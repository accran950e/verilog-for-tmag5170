==> flow/design.v <==
module TMAG5170(inclk,trig,rst,spi_ready,tirg_out,channel,outdata);
input inclk,trig,rst,spi_ready;
output reg tirg_out;
output reg [31:0]outdata;
output reg[1:0]channel;
reg init;
reg lastTrig;
reg[5:0] t;
reg SPI_send;
always@(posedge inclk or posedge rst)
begin
	if(rst)begin 
		init<=1'b0;
		t<=0;
		tirg_out<=1'b0;
		channel<=2'b00;
		SPI_send<=1'b0;
		outdata<=0;
	end 
	else begin 
		lastTrig<=trig;
		if((trig==1'b1)&&(lastTrig==1'b0))begin 
			if(init)begin
				tirg_out<=1'b1;
			end
			else begin
				tirg_out<=1'b0;
			end
		end 
		else begin 
			init=1'b1;
			tirg_out<=1'b0;
			if(tirg_out==1'b1||!init)begin 
				t<=t+1'b1;
				channel<=t[1:0];
				case(t)	
					0 :begin outdata<=32'h8d000001; end 
					1 :begin outdata<=32'h00400806; end 
					2 :begin outdata<=32'h0103aa05; end 
					3 :begin outdata<=32'h02000000; end 
					4 :begin outdata<=32'h0f000407; end 
					5 :begin outdata<=32'h11000000; end 
					6 :begin outdata<=32'h00002808; end 
					7 :begin outdata<=32'h89000000; end
					8 :begin outdata<=32'h89000000; end
					9 :begin outdata<=32'h8A000004; end
					10:begin outdata<=32'h8B000009; end
					11:begin outdata<=32'h8C00000c;t<=8; end						
					default:begin t<=6'd0;init<=1'b0;tirg_out<=1'b0; end
				endcase	
			end
			else begin
			end				
		end 
	end 
end
endmodule 
== From RTL to reports: TMAG5170 ==
The steps from the RTL of TMAG5170 to its reports follow in flow order.
Line numbers count from 1 in the design file above.
A cell with -- has no value.

* Top: TMAG5170
* Clock input: inclk
* Cell library: sky130hd
* Library corner: tt_025C_1v80

== After elaboration ==
Yosys after proc, flatten, opt, wreduce and memory -nomap, before mapping. Memory bits, and registers merged into a memory's read port (data or address), are not among the register bits. Print and check cells are not counted. Equal cells are merged and count once.

* Flip-flop bits (word level): 43
* Bits of input ports: 4
* Output and inout bits: 35
* Word-level cells: 34

* Add/sub/neg operators: 1
* Equality and inequality tests: 11
* Multiplexer cells: 6
* Bitwise operators: 2
* Reduce/logical cells: 8

{| class="wikitable"
|+ Operators by type and width
! kind !! count
|-
| parallel mux 32 bit (select 11 bit) || 1
|-
| equality test 6 x 3 -> 1 bit with constant B || 4
|-
| equality test 6 x 4 -> 1 bit with constant B || 4
|-
| OR reduction 12 bit || 1
|-
| equality test 6 x 2 -> 1 bit with constant B || 2
|-
| parallel mux 6 bit (select 2 bit) || 1
|-
| nonzero test 11 bit || 1
|-
| OR reduction 11 bit || 1
|-
| adder 6 x 1 -> 6 bit with constant B || 1
|-
| equality test 6 x 1 -> 1 bit with constant B || 1
|-
| logical NOT 6 bit || 1
|-
| 2-to-1 mux 1 bit || 4
|-
| AND reduction 3 bit || 1
|-
| inverter 1 bit || 2
|-
| AND reduction 2 bit || 1
|-
| OR reduction 2 bit || 1
|-
| logical AND 1 bit || 1
|}

== Depth ==
Longest topological path by Yosys (ltp), each cell counted once; first at word level (registers and memories cut), then after technology mapping (sequential cells cut; the memories' decode and read muxes count).

* Word-level depth: 4
* ABC_AREA: 0
* Depth in mapped cells: 9
* Mapped depth without buffers: 6

== Netlist ==
Yosys stat after the flow's synthesis: flattened, memories mapped to cells. It holds for the ABC_AREA given above (unset counts as 0); a run with the other value may have another netlist.

{| class="wikitable"
|+ Cell types
! type !! count !! total area (µm²)
|-
| sky130_fd_sc_hd__dfrtp_1 || 25 || 625.6
|-
| sky130_fd_sc_hd__buf_4 || 17 || 127.622
|-
| sky130_fd_sc_hd__nand2_1 || 15 || 56.304
|-
| sky130_fd_sc_hd__o21ai_0 || 11 || 55.053
|-
| sky130_fd_sc_hd__ha_1 || 4 || 50.048
|-
| sky130_fd_sc_hd__nor2_1 || 10 || 37.536
|-
| sky130_fd_sc_hd__a2bb2oi_1 || 4 || 35.034
|-
| sky130_fd_sc_hd__mux2_2 || 3 || 33.782
|-
| sky130_fd_sc_hd__and2_1 || 5 || 31.28
|-
| sky130_fd_sc_hd__a21oi_1 || 6 || 30.029
|-
| sky130_fd_sc_hd__clkbuf_1 || 8 || 30.029
|-
| sky130_fd_sc_hd__edfxtp_1 || 1 || 30.029
|-
| sky130_fd_sc_hd__nor3_1 || 6 || 30.029
|-
| sky130_fd_sc_hd__nand3_1 || 5 || 25.024
|-
| sky130_fd_sc_hd__nor2b_1 || 4 || 25.024
|-
| sky130_fd_sc_hd__o22ai_1 || 4 || 25.024
|-
| sky130_fd_sc_hd__buf_6 || 2 || 22.522
|-
| sky130_fd_sc_hd__inv_1 || 6 || 22.522
|}

Other cell types: 20; their cells: 26.

* Cell count: 162
* Synthesis area: 1487.7 µm²
* Area of sequential cells: 655.6 µm²
* Flip-flop cells: 26
* Buffer cells: 28

== Worst setup path after synthesis ==
OpenSTA on the mapped netlist: ideal clock, no wires. The path of least setup slack (recovery checks aside). Input and output delay are each 20% of the period. Register names are those of the netlist, which keeps one name where synthesis merged equal registers.

* Kind: register to register
* From: reg t[0]
* To: reg outdata[13]
* Period: 2.64 ns
* Setup time: 0.118 ns
* Launch time at the first pin: 0.000 ns
* Arrival: 1.888 ns
* Required time: 2.522 ns
* Path slack: 0.634 ns
* Delay of the path: 2.006 ns
* Driving pins on the path: 9
* Path buffers: 3
* Synthesis period reached: 2.006 ns

"delay of the path" = arrival - input delay + setup time.
"driving pins on the path" counts driving pins, that of a launching flip-flop among them; a cell with two outputs on the path counts twice.
"synthesis period reached" = period - worst setup slack (recovery checks aside). The figure is calculated, with input and output delays left at 20% of the set period.
Between the ends stands the longest chain of elaborated cells between them, by number of cells; it is not shown to be the way that was timed. Of several equally long chains one is given.
A line is the first line of the expression or statement that the cell stems from. Yosys adds cells for indexed reads and writes and turns some case tables into memories.
A register here has more assigning lines than the two given.

* Path through: sky130_fd_sc_hd__dfrtp_1 -> sky130_fd_sc_hd__inv_1 -> sky130_fd_sc_hd__ha_1 -> sky130_fd_sc_hd__clkbuf_1 -> sky130_fd_sc_hd__nor4_2 -> sky130_fd_sc_hd__or4b_1 -> sky130_fd_sc_hd__buf_2 -> sky130_fd_sc_hd__buf_6 -> sky130_fd_sc_hd__a21o_1
* Length of the longest elaborated chain: 4
* Elaborated cells between the ends (all ways): 16
* RTL lines with such cells: 1
* Those cells by class: eq/ne (11); mux (1); reduce/logical (4)

{| class="wikitable"
|+ RTL lines, path after synthesis
! what !! RTL line !! text
|-
| start: declaration || 8 || <nowiki>reg[5:0] t;</nowiki>
|-
| start: assignment || 14 || <nowiki>t<=0;</nowiki>
|-
| start: assignment || 34 || <nowiki>t<=t+1'b1;</nowiki>
|-
| equality test 6 x 4 -> 1 bit || 36 || <nowiki>case(t)</nowiki>
|-
| OR reduction 2 bit || -- ||
|-
| nonzero test 11 bit || -- ||
|-
| AND reduction 3 bit || -- ||
|-
| end: assignment || 37 || <nowiki>0 :begin outdata<=32'h8d000001; end</nowiki>
|-
| end: assignment || 38 || <nowiki>1 :begin outdata<=32'h00400806; end</nowiki>
|-
| end: declaration || 4 || <nowiki>output reg [31:0]outdata;</nowiki>
|}

== Timing after layout ==
Path of least setup slack in the final report of record 1 (OpenROAD, finished layout, wires in). Where an end is a register, its clock arrival counts in the times.

* Kind: register to register
* From: reg t[0]
* To: reg outdata[13]
* Period: 2.05 ns
* Setup time: 0.10 ns
* Launch time at the first pin: 0.27 ns
* Arrival: 2.09 ns
* Required time: 2.22 ns
* Path slack: 0.13 ns
* Driving pins on the path: 8
* Path buffers: 2

Between the ends stands the longest chain of elaborated cells between them, by number of cells; it is not shown to be the way that was timed. Of several equally long chains one is given.
A register here has more assigning lines than the two given.

* Path through: sky130_fd_sc_hd__dfrtp_2 -> sky130_fd_sc_hd__inv_2 -> sky130_fd_sc_hd__ha_1 -> sky130_fd_sc_hd__nor4_4 -> sky130_fd_sc_hd__or4b_1 -> sky130_fd_sc_hd__buf_2 -> sky130_fd_sc_hd__buf_6 -> sky130_fd_sc_hd__a21o_1
* Length of the longest elaborated chain: 4
* Elaborated cells between the ends (all ways): 16
* RTL lines with such cells: 1
* Those cells by class: eq/ne (11); mux (1); reduce/logical (4)

{| class="wikitable"
|+ RTL lines, path post-layout
! what !! RTL line !! text
|-
| start: declaration || 8 || <nowiki>reg[5:0] t;</nowiki>
|-
| start: assignment || 14 || <nowiki>t<=0;</nowiki>
|-
| start: assignment || 34 || <nowiki>t<=t+1'b1;</nowiki>
|-
| equality test 6 x 4 -> 1 bit || 36 || <nowiki>case(t)</nowiki>
|-
| OR reduction 2 bit || -- ||
|-
| nonzero test 11 bit || -- ||
|-
| AND reduction 3 bit || -- ||
|-
| end: assignment || 37 || <nowiki>0 :begin outdata<=32'h8d000001; end</nowiki>
|-
| end: assignment || 38 || <nowiki>1 :begin outdata<=32'h00400806; end</nowiki>
|-
| end: declaration || 4 || <nowiki>output reg [31:0]outdata;</nowiki>
|}

Hand-over note for TMAG5170

Measured data: module TMAG5170, platform sky130hd, 2 stored runs of the flow under differing settings, order arbitrary. Input and output delays are each 20% of the period that was set; the output load is 0.01 pF.
"achieved clock period" = clock period - worst setup slack. The figure is calculated, with input and output delays left at 20% of the set period.
"worst setup path time" means the part of the period allowed to the worst setup path (the constraints hold back 20% at inputs and 20% at outputs) less its slack; where the path has registers, the arrival times of their clocks count too.
"power" is the tool's figure for a default switching activity; nothing was simulated.

Record 1
==> flow/run.sh <==
#!/bin/bash
# the make line also repeats the synthesis and layout settings of config.mk as NAME=value (left out here)
make -C /OpenROAD-flow-scripts/flow DESIGN_CONFIG=/design/flow/config.mk WORK_HOME=/design/flow/orfs CLKGATE_MAP_FILE= finish
==> flow/config.mk <==
export PLATFORM = sky130hd
export DESIGN_NAME = TMAG5170
export DESIGN_NICKNAME = TMAG5170
export VERILOG_FILES = /design/flow/design.v
export SDC_FILE = /design/flow/constraint.sdc
export NUM_CORES = 4
export LEC_CHECK = 0
export CAP_MARGIN = 40
export CELL_PAD_IN_SITES_DETAIL_PLACEMENT = 2
export CELL_PAD_IN_SITES_GLOBAL_PLACEMENT = 3
export CORE_ASPECT_RATIO = 1.69
export CORE_MARGIN = 2
export CORE_UTILIZATION = 15
export CTS_CLUSTER_DIAMETER = 347
export GPL_TIMING_DRIVEN = 0
export HOLD_SLACK_MARGIN = -0.04
export MAX_ROUTING_LAYER = met4
export PLACE_DENSITY_LB_ADDON = 0.23
export SLEW_MARGIN = 20
==> flow/constraint.sdc <==
create_clock -name core_clock -period 2.05 [get_ports {inclk}]
set_input_delay 0.4100 -clock core_clock [delete_from_list [all_inputs] [get_ports {inclk}]]
set_output_delay 0.4100 -clock core_clock [all_outputs]
set_load 0.01 [all_outputs]

==> results of record 1 <==
chip area after synthesis (Yosys): 1487.7 µm²
die area: 10757.9 µm²
standard-cell area of the final layout: 2157.1 µm²
utilization: 0.222
worst setup slack after layout: 0.133 ns
total negative slack: 0.000 ns
worst hold slack: 0.476 ns
power: 3.340 mW
achieved clock period: 1.917 ns
worst setup path time: 1.92 ns
worst setup path kind: register to register

Record 2
==> flow/run.sh <==
#!/bin/bash
# the make line also repeats the synthesis and layout settings of config.mk as NAME=value (left out here)
make -C /OpenROAD-flow-scripts/flow DESIGN_CONFIG=/design/flow/config.mk WORK_HOME=/design/flow/orfs CLKGATE_MAP_FILE= finish
==> flow/config.mk <==
export PLATFORM = sky130hd
export DESIGN_NAME = TMAG5170
export DESIGN_NICKNAME = TMAG5170
export VERILOG_FILES = /design/flow/design.v
export SDC_FILE = /design/flow/constraint.sdc
export NUM_CORES = 4
export LEC_CHECK = 0
export CAP_MARGIN = 0
export CORE_ASPECT_RATIO = 1.34
export CORE_MARGIN = 7
export CORE_UTILIZATION = 34
export CTS_CLUSTER_DIAMETER = 312
export CTS_CLUSTER_SIZE = 62
export GPL_TIMING_DRIVEN = 1
export MIN_ROUTING_LAYER = met1
export SLEW_MARGIN = 5
export TNS_END_PERCENT = 85
==> flow/constraint.sdc <==
create_clock -name core_clock -period 2.07 [get_ports {inclk}]
set_input_delay 0.4140 -clock core_clock [delete_from_list [all_inputs] [get_ports {inclk}]]
set_output_delay 0.4140 -clock core_clock [all_outputs]
set_load 0.01 [all_outputs]

==> results of record 2 <==
chip area after synthesis (Yosys): 1487.7 µm²
die area: 6443.1 µm²
standard-cell area of the final layout: 1814.2 µm²
utilization: 0.437
worst setup slack after layout: 0.119 ns
total negative slack: 0.000 ns
worst hold slack: 0.479 ns
power: 2.673 mW
achieved clock period: 1.951 ns
worst setup path time: 1.95 ns
worst setup path kind: register to register

End of note.
