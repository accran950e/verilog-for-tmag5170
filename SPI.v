==> flow/design.v <==
module SPI(inclk,rst,trig,indata,
SDO,
ready, 
outdata,
N_CS,SDI,SCLK
);
parameter SPI_LENGTH=32;
input inclk,trig,rst;
input [SPI_LENGTH-1:0]indata;
input SDO;
output reg N_CS,SDI,SCLK;
output reg ready;
output reg [SPI_LENGTH-1:0]outdata;
reg init; 
reg busy; 
reg lastTrig;
reg [SPI_LENGTH-1:0]TXBUF; 
reg [7:0]w;
reg[4:0] t;
always@(posedge inclk or posedge rst)
begin
	if(rst)begin 
		init<=1'b0;
		busy<=1'b0;
		ready<=1'b0;
		t<=5'd0;
	end
	else begin 
		if(!init)begin 
			t<=t+1'b1;
			case(t)	
				5'd1:begin N_CS<=1'b1; end
				5'd2:begin SCLK<=1'b0; end
				5'd3:begin t<=5'd0;init<=1'b1;ready<=1'b1; end
			endcase
		end
		else begin 
			lastTrig<=trig;
			if((trig==1'b1)&&(lastTrig==1'b0))begin 
				busy<=1'b1;
				ready<=1'b0;
			end 
			else begin 
				if(busy)begin 
					t<=t+1'b1;
					case(t)
						5'd0:begin N_CS<=1'b0;TXBUF<=indata;w<=SPI_LENGTH-1; end
						5'd1:begin SDI<=TXBUF[w]; end
						5'd2:begin SCLK<=1'b1; end
						5'd3:begin
									outdata[w]<=SDO;
									SCLK<=1'b0; 
									if(w==8'd0)begin 
										t<=5'd4;
									end
									else begin 
										w<=w-1'b1;
										t<=5'd1;
									end
								end
						5'd4:begin busy<=0;ready<=1'b1;t<=5'd0;N_CS<=1'b1; end
						default:begin t<=5'd0; end
					endcase
				end 
				else begin 
				end
			end 
		end	
	end
end
endmodule 
# == Reports on SPI ==
# The steps from the RTL of SPI to its reports follow in flow order.
# Line numbers count from 1 in the design file above.
# Operators: Yosys type, input widths -> output width; for muxes data width and select width s.
# A cell with - has no value.
# setup
top_module,SPI
clk_port,inclk
cell_library,sky130hd
pvt_corner,tt_025C_1v80

# == After elaboration ==
# Source: Yosys, flattened and elaborated, memories not mapped. Widths are those after wreduce. Registers that Yosys merges into a memory's read port (data or address) are not register bits. Print and check cells do not count. Equal cells are merged and count once.
# word_totals
word_cells,79
reg_bits,84
ramBits,0
inputBits,36
mem_count,0
clocked_rd_ports_x_width,0
output_inout_bits,36
romBits,0
latchBits,0
# op_classes
n_shift,3
eq_ne,11
div,0
n_logic,6
n_addsub,3
n_reduce_logical,17
n_mul,0
n_mux,28
cmp,0
# op_table
cell,n
$shift 1x9->32,1
$shift 1x9->32 const A,1
$and 32x32->32,1
$or 32x32->32,1
$shiftx 32x8->1,1
$not 32->32,1
$reduce_and 5->1,5
$mux 5,4
$mux 1,18
$pmux 8 s2,1
$eq 5x2->1 const B,2
$pmux 5 s2,1
$ne 3x1->1 const B,3
$neg 8->9,1
$reduce_bool 2->1,4
$sub 8x1->8 const B,1
$logic_not 8->1,1
$mux 8,1
$reduce_and 6->1,1
$add 5x1->5 const B,1
$eq 5x1->1 const B,1
$eq 5x3->1 const B,1
$logic_not 5->1,1
$ne 2x2->1 const B,2
$reduce_and 2->1,2
$ne 4x1->1 const B,1
$pmux 1 s2,2
$not 1->1,3
# Other operator kinds: 5; their cells: 5.

# == Longest topological paths ==
# Depth = most cells in a row (Yosys ltp): at word level without a register or memory, in the mapped netlist without a sequential cell, where the memories' decode and read muxes count.
# logic_depth
depth_word,6
abc_area,0
ltp_mapped,11
ltp_nobuf,7

# == Synthesis result ==
# Source: synth_stat.txt of the flow (Yosys; design flattened, memories mapped). It holds for the ABC_AREA given above (unset counts as 0); a run with the other value may have another netlist.
# by_type
cell_type,n,area_total_um2
sky130_fd_sc_hd__edfxtp_1,76,2.28E+03
sky130_fd_sc_hd__mux2_1,24,270.259
sky130_fd_sc_hd__dfrtp_1,8,200.192
sky130_fd_sc_hd__mux2i_1,16,160.154
sky130_fd_sc_hd__nand3_1,30,150.144
sky130_fd_sc_hd__nand2_1,27,101.347
sky130_fd_sc_hd__mux2_2,8,90.086
sky130_fd_sc_hd__nor2_1,21,78.826
sky130_fd_sc_hd__ha_1,6,75.072
sky130_fd_sc_hd__a22oi_1,7,52.55
sky130_fd_sc_hd__clkbuf_1,14,52.55
sky130_fd_sc_hd__nor4_1,8,50.048
sky130_fd_sc_hd__nand4_1,7,43.792
sky130_fd_sc_hd__a21oi_1,8,40.038
sky130_fd_sc_hd__nor3_1,8,40.038
sky130_fd_sc_hd__inv_1,9,33.782
sky130_fd_sc_hd__xnor2_1,3,26.275
sky130_fd_sc_hd__xor2_1,3,26.275
# Not listed: further types 30, cells in them 52.
# synth_totals
n_buf,20
ff_cells,84
seqArea_um2,2482.4
area_um2,4170.2
stdcells,335

# == Timing after synthesis ==
# OpenSTA on the mapped netlist: ideal clock, no wires. The path of least setup slack (recovery checks aside). Input and output delay are each 20% of the period. Register names are those of the netlist, which keeps one name where synthesis merged equal registers.
# synth_path
path_type,input port to flip-flop
from,input port trig
to,register outdata[0]
path_slack_ps,2746
t_required_ps,7695
input_delay_ps,1640
path_buffers,0
tclk_ps,8200
stages,3
setup_time_ps,505
delay_ps,3815
arrival_time_ps,4950
launch_ps,1640
period_less_setup_slack_ps,5454
# "delay_ps" is the arrival time less input delay plus setup time.
# "stages": output pins that drive a net of the path, with the launching flip-flop's if there is one; two outputs of one cell count as two.
# "period_less_setup_slack_ps" = period - worst setup slack (recovery checks aside). The figure is calculated, with input and output delays left at 20% of the set period.
# Between the ends stands the longest chain of elaborated cells between them, by number of cells; it is not shown to be the way that was timed. Of several equally long chains one is given.
# Each line given opens the expression or statement behind the cell; cells for indexed reads and writes are added by Yosys, which also makes memories of some case tables.
# synth_via
path_cell_list,sky130_fd_sc_hd__nand2b_1 -> sky130_fd_sc_hd__nand2_1 -> sky130_fd_sc_hd__nor4_1
elab_chain_len,3
cone_cells,3
cone_lines,1
cone_classes,logic: 1; reduce/logical: 2
# synth_lines
element,line_no,rtl
"start, declared",8,"input inclk,trig,rst;"
$logic_and 1x1->1,39,if((trig==1'b1)&&(lastTrig==1'b0))begin
$not 1->1,-,
$reduce_and 5->1,-,
"end, assigned",51,outdata[w]<=SDO;
"end, declared",13,output reg [SPI_LENGTH-1:0]outdata;

# == Worst path after layout ==
# Path of least setup slack in the final report of run A (OpenROAD, finished layout, wires in). Where an end is a register, its clock arrival counts in the times.
# The report prints the path's times to 10 ps; the period is as set.
# layout_path
path_type,input port to flip-flop
from,input port rst
to,register w[5]
launch_ps,1500
setup_time_ps,290
t_required_ps,7560
input_delay_ps,1500
path_buffers,2
tclk_ps,7510
stages,5
path_slack_ps,4360
arrival_time_ps,3200
# Between the ends stands the longest chain of elaborated cells between them, by number of cells; it is not shown to be the way that was timed. Of several equally long chains one is given.
# layout_via
path_cell_list,sky130_fd_sc_hd__clkdlybuf4s50_1 -> sky130_fd_sc_hd__nor2_1 -> sky130_fd_sc_hd__nand4_1 -> sky130_fd_sc_hd__a211oi_1 -> sky130_fd_sc_hd__buf_2
elab_chain_len,2
cone_cells,2
cone_lines,0
cone_classes,logic: 1; reduce/logical: 1
# layout_lines
element,line_no,rtl
"start, declared",8,"input inclk,trig,rst;"
$not 1->1,-,
$reduce_and 6->1,-,
"end, assigned",47,5'd0:begin N_CS<=1'b0;TXBUF<=indata;w<=SPI_LENGTH-1; end
"end, assigned",57,w<=w-1'b1;
"end, declared",18,reg [7:0]w;

# Module SPI, platform sky130hd: 2 stored runs of the flow (Yosys, OpenROAD) with differing settings, in no particular order. Input and output delays are each 20% of the period that was set; the output load is 0.01 pF.
# "period_less_ws_ps" is the run's clock period less its worst setup slack. It is reckoned from that one timing run; input and output delays stay at 20% of the period that was set.
# "critical_path_time_ps" = time allowed to the worst setup path (clock period - input delay - output delay, where it has them) - its slack; a late launch clock adds to it, a late capture clock takes from it.
# "total_power_uw": no workload was simulated; the value follows from the tool's default switching activity.
# "critical_path_time_ps" is given in steps of 10 ps.
# Among the settings, -- means not set for that run.
run name,period_ns,CORE_UTILIZATION,PLACE_DENSITY_LB_ADDON,CORE_MARGIN,CELL_PAD_IN_SITES_DETAIL_PLACEMENT,CTS_CLUSTER_DIAMETER,CAP_MARGIN,SLEW_MARGIN,MAX_ROUTING_LAYER,ABC_AREA,CTS_CLUSTER_SIZE,synth_area_um2,die_um2,stdcell_area_um2,fin_util_pct,worst_setup_slack_ps,setupTns_ps,hold_ws_ps,total_power_uw,period_less_ws_ps,critical_path_time_ps,worst_setup_path_type
run A,7.51,23,0.22,4,1,111,30,15,met5,--,--,4170.2,20350.4,5440.2,31.0,4359,0,566,1455,3151,1650,input port to flip-flop
run B,4.45,51,0.24,2,--,--,15,20,--,1,63,4367.9,9320.9,5353.9,64.8,1420,0,562,1929,3030,3030,flip-flop to flip-flop
